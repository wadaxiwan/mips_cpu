==> flow/design.v <==
module cp0_reg(
    input                         clk,
    input                      resetn,
    input                  eret_flush,
    input                     cp0_tag,
    input                  div_finish,
    input   [31:0]       cp0_badvaddr,   
    input   [31:0]             cp0_pc,   
    input   [4:0]        cp0_excode_t,   
    input                    cp0_ex_t,   
    input                      cp0_bd,   
    input                      cp0_we,
    input   [4:0]            cp0_addr,
    input   [31:0]          cp0_wdata,
    input   [5:0]             cp0_int,
    output  [31:0]          cp0_rdata,
    output  [31:0]             int_pc,
    output                  int_flush,
    output              int_div_stall
);
wire [31:0]  status_rdata;
wire [31:0]  cause_rdata;
wire [31:0]  epc_rdata;
wire [31:0]  badvaddr_rdata;
wire [31:0]  count_rdata;
wire [31:0]  compare_rdata;
wire         cp0_ex;
wire [4:0]   cp0_excode;
wire         mtc0_we;    
assign  cp0_ex = cp0_excode_t == 5'h0d ? 1'b0 : cp0_ex_t;   
assign  cp0_excode = cp0_excode_t == 5'h0d ? 5'h0 : cp0_excode_t;   
assign int_flush = (~cp0_tag | div_finish) & (eret_flush | cp0_ex);   
assign int_pc = ({32{eret_flush}} & epc_rdata) |
                ({32{cp0_ex}} & 32'hBFC00380);
assign mtc0_we = cp0_we && ~cp0_ex;
assign int_div_stall = (eret_flush | cp0_ex) & cp0_tag & ~div_finish;
assign cp0_rdata = ({32{cp0_addr == 5'h07}} & compare_rdata) |
                   ({32{cp0_addr == 5'h09}} & cause_rdata) |
                   ({32{cp0_addr == 5'h0a}} & epc_rdata) |
                   ({32{cp0_addr == 5'h04}} & badvaddr_rdata) |
                   ({32{cp0_addr == 5'h05}} & count_rdata) |
                   ({32{cp0_addr == 5'h08}} & status_rdata) ;
reg [31:0]  badvaddr;    
reg         tick;
reg [31:0]  count;       
reg [31:0]  compare;     
wire        status_bev;  
reg [7:0]   status_im;   
reg         status_exl;  
reg         status_ie;   
reg         cause_bd;    
reg         cause_ti;    
reg [7:0]   cause_ip;    
reg [4:0]   cause_excode;   
reg [31:0]  epc;         
initial begin
    badvaddr = 32'h0;
    tick = 1'b0;
    count = 32'h0;
    compare = 32'h0;
    status_im = 8'h0;
    status_exl = 1'b0;
    status_ie = 1'b0;
    cause_bd = 1'b0;
    cause_ti = 1'b0;
    cause_ip = 8'h0;
    cause_excode = 5'h0;
    epc = 32'h0;
end
assign status_rdata = {{9{1'b0}}, status_bev, {6{1'b0}}, status_im, {6{1'b0}}, status_exl, status_ie};
assign status_bev = 1'b1;
always @(posedge clk) begin
    if (~resetn) begin
        status_im <= 8'h0;
    end else if (mtc0_we && cp0_addr == 5'h08) begin
        status_im <= cp0_wdata[15:8];
    end
end
always @(posedge clk) begin
    if (~resetn) begin
        status_exl <= 1'b0;
    end
    else if (cp0_ex) begin
        status_exl <= 1'b1;
    end
    else if (eret_flush) begin
        status_exl <= 1'b0;
    end
    else if (mtc0_we && cp0_addr == 5'h08) begin
        status_exl <= cp0_wdata[1];
    end
end
always @(posedge clk) begin
    if(~resetn) begin
        status_ie <= 1'b0;
    end else if(mtc0_we && cp0_addr == 5'h08) begin
        status_ie <= cp0_wdata[0];
    end
end
assign cause_rdata = {cause_bd, cause_ti, {14{1'b0}}, cause_ip, 1'b0, cause_excode, {2{1'b0}}};
always @(posedge clk) begin
    if(~resetn) begin
        cause_bd <= 1'b0;
    end else if(~status_exl && cp0_ex) begin
        cause_bd <= cp0_bd;
    end 
end
always @(posedge clk) begin
    if(~resetn) begin
        cause_ti <= 1'b0;
    end else if(mtc0_we && cp0_addr == 5'h07) begin    
        cause_ti <= 1'b0;
    end else if(count == compare) begin
        cause_ti <= 1'b1;
    end
end
always @(posedge clk) begin
    if(~resetn) begin
        cause_ip[7:2] <= 6'b0;
    end else begin
        cause_ip[7] <= cp0_int[5] | cause_ti;
        cause_ip[6:2] <= cp0_int[4:0];
    end
end
always @(posedge clk) begin
    if(~resetn) begin
        cause_ip[1:0] <= 2'b0;
    end else if(mtc0_we && cp0_addr == 5'h09) begin
        cause_ip[1:0] <= cp0_wdata[9:8];
    end
end
always @(posedge clk) begin
    if(~resetn) begin
        cause_excode <= 5'b0;
    end else if(cp0_ex) begin
        cause_excode <= cp0_excode;
    end
end
assign epc_rdata = epc;
always @(posedge clk) begin
    if(~resetn) begin
        epc <= 32'h0;
    end else if(cp0_ex && ~status_exl) begin
        epc <= cp0_bd ? cp0_pc - 3'h4 : cp0_pc;
    end else if (mtc0_we && cp0_addr == 5'h0a) begin
        epc <= cp0_wdata;
    end
end
assign badvaddr_rdata = badvaddr;
always @(posedge clk) begin
    if (~resetn) begin
        badvaddr <= 32'h0;
    end else if(cp0_ex && (cp0_excode == 5'h04 || cp0_excode == 5'h05)) begin
        badvaddr <= cp0_badvaddr;
    end
end
assign count_rdata = count;
always @(posedge clk) begin
    if(~resetn) begin
        tick <= 1'b0;
    end else begin
        tick <= ~tick;
    end
    if(~resetn) begin
        count <= 32'h0;
    end else if (mtc0_we && cp0_addr == 5'h05) begin
        count <= cp0_wdata;
    end else if (tick) begin
        count <= count + 1'b1;
    end
end
assign compare_rdata = compare;
always @(posedge clk) begin
    if(~resetn) begin
        compare <= 32'h0;
    end else if (mtc0_we && cp0_addr == 5'h07) begin
        compare <= cp0_wdata;
    end
end
endmodule
# ---- Reports on cp0_reg
# Tool output for the design above, in the order of the flow.
# Lines are those of the file above, counted from 1.
# Operators carry their Yosys type and port widths (W data, S select, Z words).
# Cell names lack the library's common part.
# The mark n/a stands for no value.
dict set report design {
  design {cp0_reg}
  clk_port {clk}
  library {sky130hd}
  lib_corner {tt_025C_1v80}
}

# ---- After elaboration
# Source: Yosys, flattened and elaborated, memories not mapped. Widths are those after wreduce. Registers that Yosys merges into a memory's read port (data or address) are not register bits. Print and check cells do not count. Equal cells are merged and count once.
dict set report op_classes {
  add_sub_neg 2
  mul 0
  div_mod_pow 0
  cmp 0
  equal 10
  shift 0
  mux 10
  bitwise 25
  reduce_and_logical 13
}
# op n
set ops {}
lappend ops {{$and A32 B32 Y32} 6}
lappend ops {{$or A32 B32 Y32} 6}
lappend ops {{$mux W32} 5}
lappend ops {{$add A32 B1 Y32 const B} 1}
lappend ops {{$and A32 B23 Y32} 1}
lappend ops {{$sub A32 B3 Y32 const B} 1}
lappend ops {{$eq A32 B32 Y1} 1}
lappend ops {{$eq A5 B3 Y1 const B} 5}
lappend ops {{$eq A5 B4 Y1 const B} 4}
lappend ops {{$logic_and A1 B1 Y1} 8}
lappend ops {{$not A1 Y1} 6}
lappend ops {{$mux W5} 1}
lappend ops {{$reduce_bool A2 Y1} 2}
lappend ops {{$mux W1} 4}
lappend ops {{$and A1 B1 Y1} 3}
lappend ops {{$or A1 B1 Y1} 3}
lappend ops {{$reduce_bool A3 Y1} 1}
lappend ops {{$reduce_or A2 Y1} 1}
lappend ops {{$logic_or A1 B1 Y1} 1}
dict set report bits {
  reg_bits 154
  latchBits 0
  ram_bits 0
  rom_bits 0
  clocked_rd_ports_x_width 0
  mem_count 0
  out_inout_bits 66
  wordCells 73
}

# ---- Longest topological paths
# Yosys ltp: most cells in a row. Word level: on the elaborated netlist, between registers, memories and ports. Mapped: between sequential cells and ports; inverters and the memories' decode and read muxes count.
dict set report depth {
  ltp_word 8
  ABC_AREA 0
  depth_mapped 8
  ltp_nobuf 7
}

# ---- Mapped cells and area
# The flow's flattened synthesis, as Yosys stat reports it; memories are mapped. The netlist is that of the ABC_AREA named above (0 if unset); the other value can give another one.
# cell_type n type_area_um2
set types {}
lappend types {dfxtp_1 154 3.08E+03}
lappend types {nand2_1 207 776.995}
lappend types {a22oi_1 76 570.547}
lappend types {xnor2_1 65 569.296}
lappend types {a21oi_1 110 550.528}
lappend types {clkbuf_1 69 258.998}
lappend types {o21ai_0 42 210.202}
lappend types {nor2_1 50 187.68}
lappend types {nor3_1 32 160.154}
lappend types {a211oi_1 20 150.144}
lappend types {and2_1 24 150.144}
lappend types {xor2_1 17 148.893}
lappend types {nand3_1 27 135.13}
lappend types {mux2i_1 12 120.115}
lappend types {nor4_1 17 106.352}
lappend types {a222oi_1 10 100.096}
lappend types {nand4_1 15 93.84}
lappend types {buf_2 13 65.062}
# Other cell types: 41; their cells: 88.
dict set report synth_totals {
  cell_count 1048
  mapped_area_um2 8182.8
  flip_flops 154
  n_buf 87
}

# ---- Worst setup path after synthesis
# OpenSTA on the mapped netlist: ideal clock, no wires. The path of least setup slack (recovery checks aside). Input and output delay are each 20% of the period. Register names are those of the netlist, which keeps one name where synthesis merged equal registers.
dict set report synth_path {
  path_type {input-to-output}
  startpoint {in cp0_addr[3]}
  endpoint {out cp0_rdata[13]}
  clock_period_ns 2.07
  in_delay_ns 0.414
  out_delay_ns 0.414
  t_first_pin_ns 0.414
  arrival_ns 1.761
  path_slack_ns -0.105
  path_delay_ns 1.347
  path_stages 5
  synth_period_reached_ns 2.175
}
# "path_delay_ns" = arrival - input delay + setup time.
# At an output port there is no setup time.
# "path_stages" counts driving pins, that of a launching flip-flop among them; a cell with two outputs on the path counts twice.
# "synth_period_reached_ns" is the clock period less the worst setup slack; recovery checks do not enter. This is arithmetic on one report: input and output delays are still those of the set period (20% each).
# The rows between start and end are the longest chain of elaborated cells between them; the timing report does not say that the signal goes this way. Where chains are equally long, one stands for them.
# A line is the first line of the expression or statement that the cell stems from. Yosys adds cells for indexed reads and writes and turns some case tables into memories.
dict set report synth_between {
  cell_sequence {or3b_2 > nor3_1 > clkbuf_1 > a22oi_1 > nand3_1}
  elab_chain_len 7
}
# item line_no
set synth_lines {}
lappend synth_lines {{start, declared} 13} ;# input   [4:0]            cp0_addr,
lappend synth_lines {{$eq A5 B3 Y1} 37} ;# assign cp0_rdata = ({32{cp0_addr == 5'h07}} & compare_rdata) |
lappend synth_lines {{$and A32 B32 Y32} 37}
lappend synth_lines {{$or A32 B32 Y32 (5 in a row)} 37}
lappend synth_lines {{end, declared} 16} ;# output  [31:0]          cp0_rdata,

# ---- Timing after layout
# From the final timing report of run 1: the path of least setup slack in the routed layout; clock arrival at registers is part of the times.
dict set report layout_path {
  path_type {input-to-output}
  startpoint {in cp0_addr[3]}
  endpoint {out cp0_rdata[1]}
  clock_period_ns 2.4
  in_delay_ns 0.48
  out_delay_ns 0.48
  t_first_pin_ns 0.48
  arrival_ns 1.96
  path_slack_ns -0.04
  path_stages 8
}
# The rows between start and end are the longest chain of elaborated cells between them; the timing report does not say that the signal goes this way. Where chains are equally long, one stands for them.
dict set report layout_between {
  cell_sequence {buf_6 > or3b_4 > buf_6 > nor3_4 > buf_6 > a222oi_1 > nand2_1 > buf_2}
  elab_chain_len 7
}
# item line_no
set layout_lines {}
lappend layout_lines {{start, declared} 13} ;# input   [4:0]            cp0_addr,
lappend layout_lines {{$eq A5 B3 Y1} 37} ;# assign cp0_rdata = ({32{cp0_addr == 5'h07}} & compare_rdata) |
lappend layout_lines {{$and A32 B32 Y32} 37}
lappend layout_lines {{$or A32 B32 Y32 (5 in a row)} 37}
lappend layout_lines {{end, declared} 16} ;# output  [31:0]          cp0_rdata,

Lab notebook: cp0_reg

Below are 2 stored runs of the flow (Yosys, OpenROAD; platform sky130hd) on cp0_reg, each with its settings and what was measured, unordered. Constraints: input delay and output delay 20% of the set period each, output load 0.01 pF.
"timing.achieved_period_ns" = clock period - worst setup slack. The figure is calculated, with input and output delays left at 20% of the set period.
"worst_path_time_ns": the worst setup path's part of the clock period (all of it between registers, 20% less for each end at a port) less its slack. A launch clock that arrives late makes it longer, a capture clock that arrives late makes it shorter.
"final_power_uw" is the tool's figure for a default switching activity; nothing was simulated.

[flow] run 1: files
==> flow/run.sh <==
#!/bin/bash
# the make line also repeats the synthesis and layout settings of config.mk as NAME=value (left out here)
make -C /OpenROAD-flow-scripts/flow DESIGN_CONFIG=/design/flow/config.mk WORK_HOME=/design/flow/orfs CLKGATE_MAP_FILE= finish
==> flow/config.mk <==
export PLATFORM = sky130hd
export DESIGN_NAME = cp0_reg
export DESIGN_NICKNAME = cp0_reg
export VERILOG_FILES = /design/flow/design.v
export SDC_FILE = /design/flow/constraint.sdc
export NUM_CORES = 4
export LEC_CHECK = 0
export CAP_MARGIN = 20
export CORE_MARGIN = 2
export CORE_UTILIZATION = 40
export SETUP_SLACK_MARGIN = 0.38
export SLEW_MARGIN = 20
==> flow/constraint.sdc <==
create_clock -name core_clock -period 2.4 [get_ports {clk}]
set_input_delay 0.4800 -clock core_clock [delete_from_list [all_inputs] [get_ports {clk}]]
set_output_delay 0.4800 -clock core_clock [all_outputs]
set_load 0.01 [all_outputs]

[flow] run 1: metrics
[metrics] setup_tns_ns = -0.090
[metrics] finalCellArea_um2 = 14005.9
[metrics] fin_ws_ns = -0.036
[metrics] finalUtil_pct = 69.4
[metrics] total_die_area_um2 = 21617.8
[metrics] worst_path_time_ns = 1.48
[metrics] timing.worst_path_kind = input-to-output
[metrics] final_power_uw = 6892
[metrics] post_synth_area_um2 = 8182.8
[metrics] timing.hold.ws_ns = 0.457
[metrics] timing.achieved_period_ns = 2.436

[flow] run 2: files
==> flow/run.sh <==
#!/bin/bash
# the make line also repeats the synthesis and layout settings of config.mk as NAME=value (left out here)
make -C /OpenROAD-flow-scripts/flow DESIGN_CONFIG=/design/flow/config.mk WORK_HOME=/design/flow/orfs CLKGATE_MAP_FILE= finish
==> flow/config.mk <==
export PLATFORM = sky130hd
export DESIGN_NAME = cp0_reg
export DESIGN_NICKNAME = cp0_reg
export VERILOG_FILES = /design/flow/design.v
export SDC_FILE = /design/flow/constraint.sdc
export NUM_CORES = 4
export LEC_CHECK = 0
export CAP_MARGIN = 20
export CELL_PAD_IN_SITES_DETAIL_PLACEMENT = 2
export CELL_PAD_IN_SITES_GLOBAL_PLACEMENT = 1
export CORE_ASPECT_RATIO = 0.64
export CORE_MARGIN = 2
export CORE_UTILIZATION = 43
export GPL_TIMING_DRIVEN = 0
export MAX_ROUTING_LAYER = met4
export SLEW_MARGIN = 10
export TNS_END_PERCENT = 45
==> flow/constraint.sdc <==
create_clock -name core_clock -period 2.53 [get_ports {clk}]
set_input_delay 0.5060 -clock core_clock [delete_from_list [all_inputs] [get_ports {clk}]]
set_output_delay 0.5060 -clock core_clock [all_outputs]
set_load 0.01 [all_outputs]

[flow] run 2: no final report: placement broke off with DPL-0033
